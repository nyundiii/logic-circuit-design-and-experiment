==> flow/design.v <==
module final_winner(
RESETN, CLK, LCD_E, LCD_RS, LCD_RW, LCD_DATA, winner);
input RESETN, CLK;
input winner;
output LCD_E, LCD_RS, LCD_RW;
output [7:0]LCD_DATA;
wire LCD_E;
reg LCD_RS, LCD_RW;
reg [7:0]LCD_DATA;
reg [2:0]STATE;
parameter DELAY = 3'b000,	FUNCTION_SET = 3'b001,
			ENTRY_MODE = 3'b010, DISP_ONOFF = 3'b011,
			LINE1 = 3'b100, LINE2 = 3'b101,
			DELAY_T = 3'b110, CLEAR_DISP = 3'b111;
integer CNT;
always @(posedge RESETN or posedge CLK)
begin
	if(RESETN)	STATE = DELAY;
	else
		begin
			case (STATE)
				DELAY: if(CNT==70) STATE=FUNCTION_SET;
				FUNCTION_SET: if(CNT==30) STATE=DISP_ONOFF;
				DISP_ONOFF: if(CNT==30) STATE = ENTRY_MODE;
				ENTRY_MODE: if(CNT==30) STATE=LINE1;
				LINE1: if(CNT==20) STATE=LINE2;
				LINE2: if(CNT==20) STATE=DELAY_T;
				DELAY_T: if(CNT==400) STATE = CLEAR_DISP;
				CLEAR_DISP: if(CNT==200) STATE=LINE1;
				default: STATE=DELAY;
			endcase
		end
end
always @(posedge RESETN or posedge CLK)
begin
	if(RESETN) CNT = 0;
	else
		begin
			case(STATE)
				DELAY: if(CNT>=70) CNT = 0;
						else CNT = CNT+1;
				FUNCTION_SET: if(CNT>=30) CNT = 0;
									else CNT = CNT + 1;
				DISP_ONOFF: if(CNT>=30) CNT = 0;
								else CNT = CNT+1;
				ENTRY_MODE: if(CNT>=30) CNT = 0;
								else CNT = CNT+1;
				LINE1: if(CNT>=20) CNT = 0;
								else CNT = CNT+1;
				LINE2: if(CNT>=20) CNT = 0;
								else CNT = CNT+1;
				DELAY_T: if(CNT>=400) CNT = 0;
								else CNT = CNT+1;
				CLEAR_DISP: if(CNT>=200) CNT = 0;
								else CNT = CNT+1;
				default: CNT=0;
			endcase
		end
end
always @(posedge RESETN or posedge CLK)
begin
	if(RESETN) begin
		LCD_RS = 1'b1;
		LCD_RW = 1'b1;
		LCD_DATA = 8'b00000000;
		end
	else begin
		case(STATE)
			FUNCTION_SET: begin
				LCD_RS = 1'b0; LCD_RW = 1'b0;
				LCD_DATA = 8'b00111100;
				end
			DISP_ONOFF: begin
				LCD_RS = 1'b0; LCD_RW = 1'b0;
				LCD_DATA = 8'b00001100;
				end
			ENTRY_MODE: begin
				LCD_RS = 1'b0; LCD_RW = 1'b0;
				LCD_DATA = 8'b00000110;
				end
			LINE1: begin
				LCD_RW = 1'b0;
				case(CNT)
					0:begin
						LCD_RS = 1'b0; LCD_DATA = 8'b10000000;
						end
					1:begin
						LCD_RS = 1'b1; LCD_DATA = 8'b10000000;
						end
					2:begin
						LCD_RS = 1'b1; LCD_DATA = 8'b10000000;
						end
					3:begin
						LCD_RS = 1'b1; LCD_DATA = 8'b10000000;
						end
					4:begin
						LCD_RS = 1'b1; LCD_DATA = 8'b01010000;
						end
					5:begin
						LCD_RS = 1'b1; LCD_DATA = 8'b01101100;
						end
					6:begin
						LCD_RS = 1'b1; LCD_DATA = 8'b01100001;
						end
					7:begin
						LCD_RS = 1'b1; LCD_DATA = 8'b01111001;
						end
					8:begin
						LCD_RS = 1'b1; LCD_DATA = 8'b01100101;
						end
					9:begin
						LCD_RS = 1'b1; LCD_DATA = 8'b01110010;
						end
					10:begin
                    if ((winner == 1'b0)) begin  
                        LCD_RS = 1'b1; LCD_DATA = 8'b00110001;
							end
                    else if ((winner == 1'b1)) begin  
                        LCD_RS = 1'b1; LCD_DATA = 8'b00110010;
							end												
                    else begin  
								LCD_RS = 1'b1; LCD_DATA = 8'b10000000;
							end
						end
					11:begin
						LCD_RS = 1'b1; LCD_DATA = 8'b10000000;
						end
					12:begin
						LCD_RS = 1'b1; LCD_DATA = 8'b01101001;
						end
					13:begin
						LCD_RS = 1'b1; LCD_DATA = 8'b01110011;
						end
					14:begin
						LCD_RS = 1'b1; LCD_DATA = 8'b10000000;
						end
					15:begin
						LCD_RS = 1'b1; LCD_DATA = 8'b10000000;
						end
					16:begin
						LCD_RS = 1'b1; LCD_DATA = 8'b10000000;
						end
					default:begin
						LCD_RS = 1'b1; LCD_DATA = 8'b10000000;
						end
					endcase
				end
			LINE2: begin
				LCD_RW = 1'b0;
				case(CNT)
					0:begin
						LCD_RS = 1'b0; LCD_DATA = 8'b11000000;
					end
					1:begin
						LCD_RS = 1'b1; LCD_DATA = 8'b10000000;
					end
					2:begin
						LCD_RS = 1'b1; LCD_DATA = 8'b10000000;
						end
					3:begin
						LCD_RS = 1'b1; LCD_DATA = 8'b10000000;
						end
					4:begin
						LCD_RS = 1'b1; LCD_DATA = 8'b01110100;
						end
					5:begin
						LCD_RS = 1'b1; LCD_DATA = 8'b01101000;
						end
					6:begin
						LCD_RS = 1'b1; LCD_DATA = 8'b01100101;
						end
					7:begin
						LCD_RS = 1'b1; LCD_DATA = 8'b10000000;
						end
					8:begin
						LCD_RS = 1'b1; LCD_DATA = 8'b01110111;
						end
					9:begin
						LCD_RS = 1'b1; LCD_DATA = 8'b01101001;
						end
					10:begin
						LCD_RS = 1'b1; LCD_DATA = 8'b01101110;
						end
					11:begin
						LCD_RS = 1'b1; LCD_DATA = 8'b01101110;
						end
					12:begin
						LCD_RS = 1'b1; LCD_DATA = 8'b01100101;
						end
					13:begin
						LCD_RS = 1'b1; LCD_DATA = 8'b01110010;
						end
					14:begin
						LCD_RS = 1'b1; LCD_DATA = 8'b00100001;
						end
					15:begin
						LCD_RS = 1'b1; LCD_DATA = 8'b10000000;
						end
					16:begin
						LCD_RS = 1'b1; LCD_DATA = 8'b10000000;
						end
					default:begin
						LCD_RS = 1'b1; LCD_DATA = 8'b10000000;
						end
					endcase
				end
			DELAY_T:begin
				LCD_RS = 1'b0; LCD_RW=1'b0;
				LCD_DATA = 8'b00000010;
				end
			CLEAR_DISP:begin
				LCD_RS = 1'b0; LCD_RW=1'b0;
				LCD_DATA = 8'b00000001;
				end
			default: begin
				LCD_RS = 1'b1; LCD_RW=1'b1;
				LCD_DATA = 8'b00000000  ;
				end
			endcase
		end
	end
	assign LCD_E = CLK;
	endmodule
== Step by step through the tools: final_winner ==
Tool output for the design above, in the order of the flow.
Lines are those of the file above, counted from 1.
Operators: Yosys type, input widths -> output width; for muxes data width and select width s.
Library cell names are shortened.
Not given: --
Set-up
  design top: final_winner
  clock input: CLK
  standard-cell library: sky130hd
  corner: tt_025C_1v80

== Word level ==
Source: Yosys, flattened and elaborated, memories not mapped. Widths are those after wreduce. Registers that Yosys merges into a memory's read port (data or address) are not register bits. Print and check cells do not count. Equal cells are merged and count once.
Yosys's memory passes give these memory sizes; they may raise the number of words (mostly to a power of two), join words into wider ones and drop unused or constant bits.
Operators by class
  add/subtract/negate cells: 1
  multiply operators: 0
  divide/modulo/power cells: 0
  order comparisons: 5
  equality and inequality tests: 29
  shift operators: 0
  multiplexer cells: 22
  bitwise operators: 0
  reduce/logical cells: 8
Operator list (number)
  $eq 32x4->1 const B: 5
  $pmux 32 s5: 1
  $mux 32: 5
  $eq 32x3->1 const B: 4
  $pmux 8 s9: 1
  $ge 32x6->1 const B: 2
  $eq 32x6->1 const B: 2
  $pmux 8 s7: 1
  $ge 32x10->1 const B: 1
  $eq 32x10->1 const B: 1
  $add 32x2->32 const B: 1
  $ge 32x8->1 const B: 1
  $eq 32x8->1 const B: 1
  $ge 32x9->1 const B: 1
  $eq 32x9->1 const B: 1
  $logic_not 32->1: 1
  $logic_not 27->1: 1
  $pmux 3 s8: 1
  $mux 3: 8
  $ne 2x2->1 const B: 8
  $eq 3x3->1 const B: 4
  $mux 9: 1
  $reduce_and 8->1: 1
  $reduce_or 7->1: 1
  $eq 3x2->1 const B: 2
  $reduce_or 5->1: 1
  $eq 3x1->1 const B: 1
  $logic_not 3->1: 1
Other operator kinds: 5; their cells: 6.
Bit counts
  register bits after elaboration: 45
  latch bits: 0
  memory bits (writable): 0
  memory bits (read-only): 288
  word width x clocked read ports: 0
  memories: 1
Memories
  (no name shown): depth 32, bits a word 9, rd ports 1, write ports 0, RTL line 150  | case(CNT)

== Depth ==
Yosys ltp: most cells in a row. Word level: on the elaborated netlist, between registers, memories and ports. Mapped: between sequential cells and ports; inverters and the memories' decode and read muxes count.
Depth
  depth after elaboration: 3
  ABC_AREA: 0
  mapped depth: 10
  depth with buffers taken out: 7

== Netlist ==
The flow's flattened synthesis, as Yosys stat reports it; memories are mapped. The netlist is that of the ABC_AREA named above (0 if unset); the other value can give another one.
Cells by type
  dfrtp_1: number 47, area in all 1.18E+03 sq um
  a211oi_2: number 30, area in all 375.36 sq um
  xnor2_1: number 25, area in all 218.96 sq um
  nand2_1: number 30, area in all 112.608 sq um
  buf_6: number 8, area in all 90.086 sq um
  ha_1: number 7, area in all 87.584 sq um
  nand3_1: number 17, area in all 85.082 sq um
  dfstp_2: number 3, area in all 78.826 sq um
  nor3_1: number 15, area in all 75.072 sq um
  nor2_1: number 18, area in all 67.565 sq um
  inv_1: number 17, area in all 63.811 sq um
  nor4_1: number 10, area in all 62.56 sq um
  nor4_2: number 5, area in all 62.56 sq um
  o21ai_0: number 11, area in all 55.053 sq um
  and4_1: number 5, area in all 43.792 sq um
  clkbuf_1: number 11, area in all 41.29 sq um
  o31ai_1: number 5, area in all 37.536 sq um
  buf_2: number 7, area in all 35.034 sq um
Not listed: further types 38, cells in them 73.
Synthesis totals
  cells in the netlist: 344
  mapped area: 3360.7 sq um
  flip-flop cells: 50

Module final_winner, platform sky130hd: 2 stored runs of the flow (Yosys, OpenROAD) with differing settings, in no particular order. Input and output delays are each 20% of the period that was set; the output load is 0.01 pF.
"finish__power__total": no workload was simulated; the value follows from the tool's default switching activity.

Flow files of job 1
==> flow/run.sh <==
#!/bin/bash
# the make line also repeats the synthesis and layout settings of config.mk as NAME=value (left out here)
make -C /OpenROAD-flow-scripts/flow DESIGN_CONFIG=/design/flow/config.mk WORK_HOME=/design/flow/orfs CLKGATE_MAP_FILE= finish
==> flow/config.mk <==
export PLATFORM = sky130hd
export DESIGN_NAME = final_winner
export DESIGN_NICKNAME = final_winner
export VERILOG_FILES = /design/flow/design.v
export SDC_FILE = /design/flow/constraint.sdc
export NUM_CORES = 4
export LEC_CHECK = 0
export CAP_MARGIN = 20
export CORE_MARGIN = 2
export CORE_UTILIZATION = 40
export SLEW_MARGIN = 20
==> flow/constraint.sdc <==
create_clock -name core_clock -period 3.36 [get_ports {CLK}]
set_input_delay 0.6720 -clock core_clock [delete_from_list [all_inputs] [get_ports {CLK}]]
set_output_delay 0.6720 -clock core_clock [all_outputs]
set_load 0.01 [all_outputs]

report of job 1
yosys chip area after synthesis (um^2): 3360.7
finish__design__die__area: 9150.8
finish__design__instance__utilization: 0.4467
finish__timing__setup__ws: 0.317
finish__timing__hold__ws: 0.501
finish__power__total: 1.136e-03

Flow files of job 2
==> flow/run.sh <==
#!/bin/bash
# the make line also repeats the synthesis and layout settings of config.mk as NAME=value (left out here)
make -C /OpenROAD-flow-scripts/flow DESIGN_CONFIG=/design/flow/config.mk WORK_HOME=/design/flow/orfs CLKGATE_MAP_FILE= finish
==> flow/config.mk <==
export PLATFORM = sky130hd
export DESIGN_NAME = final_winner
export DESIGN_NICKNAME = final_winner
export VERILOG_FILES = /design/flow/design.v
export SDC_FILE = /design/flow/constraint.sdc
export NUM_CORES = 4
export LEC_CHECK = 0
export CAP_MARGIN = 20
export CELL_PAD_IN_SITES_DETAIL_PLACEMENT = 2
export CORE_ASPECT_RATIO = 1.4
export CORE_MARGIN = 2
export CORE_UTILIZATION = 71
export CTS_CLUSTER_DIAMETER = 291
export MIN_ROUTING_LAYER = met1
export PLACE_DENSITY_LB_ADDON = 0.24
export SETUP_SLACK_MARGIN = 0.3
export SLEW_MARGIN = 20
export TNS_END_PERCENT = 25
==> flow/constraint.sdc <==
create_clock -name core_clock -period 2.93 [get_ports {CLK}]
set_input_delay 0.5860 -clock core_clock [delete_from_list [all_inputs] [get_ports {CLK}]]
set_output_delay 0.5860 -clock core_clock [all_outputs]
set_load 0.01 [all_outputs]

report of job 2: did not finish, place, DPL-0033
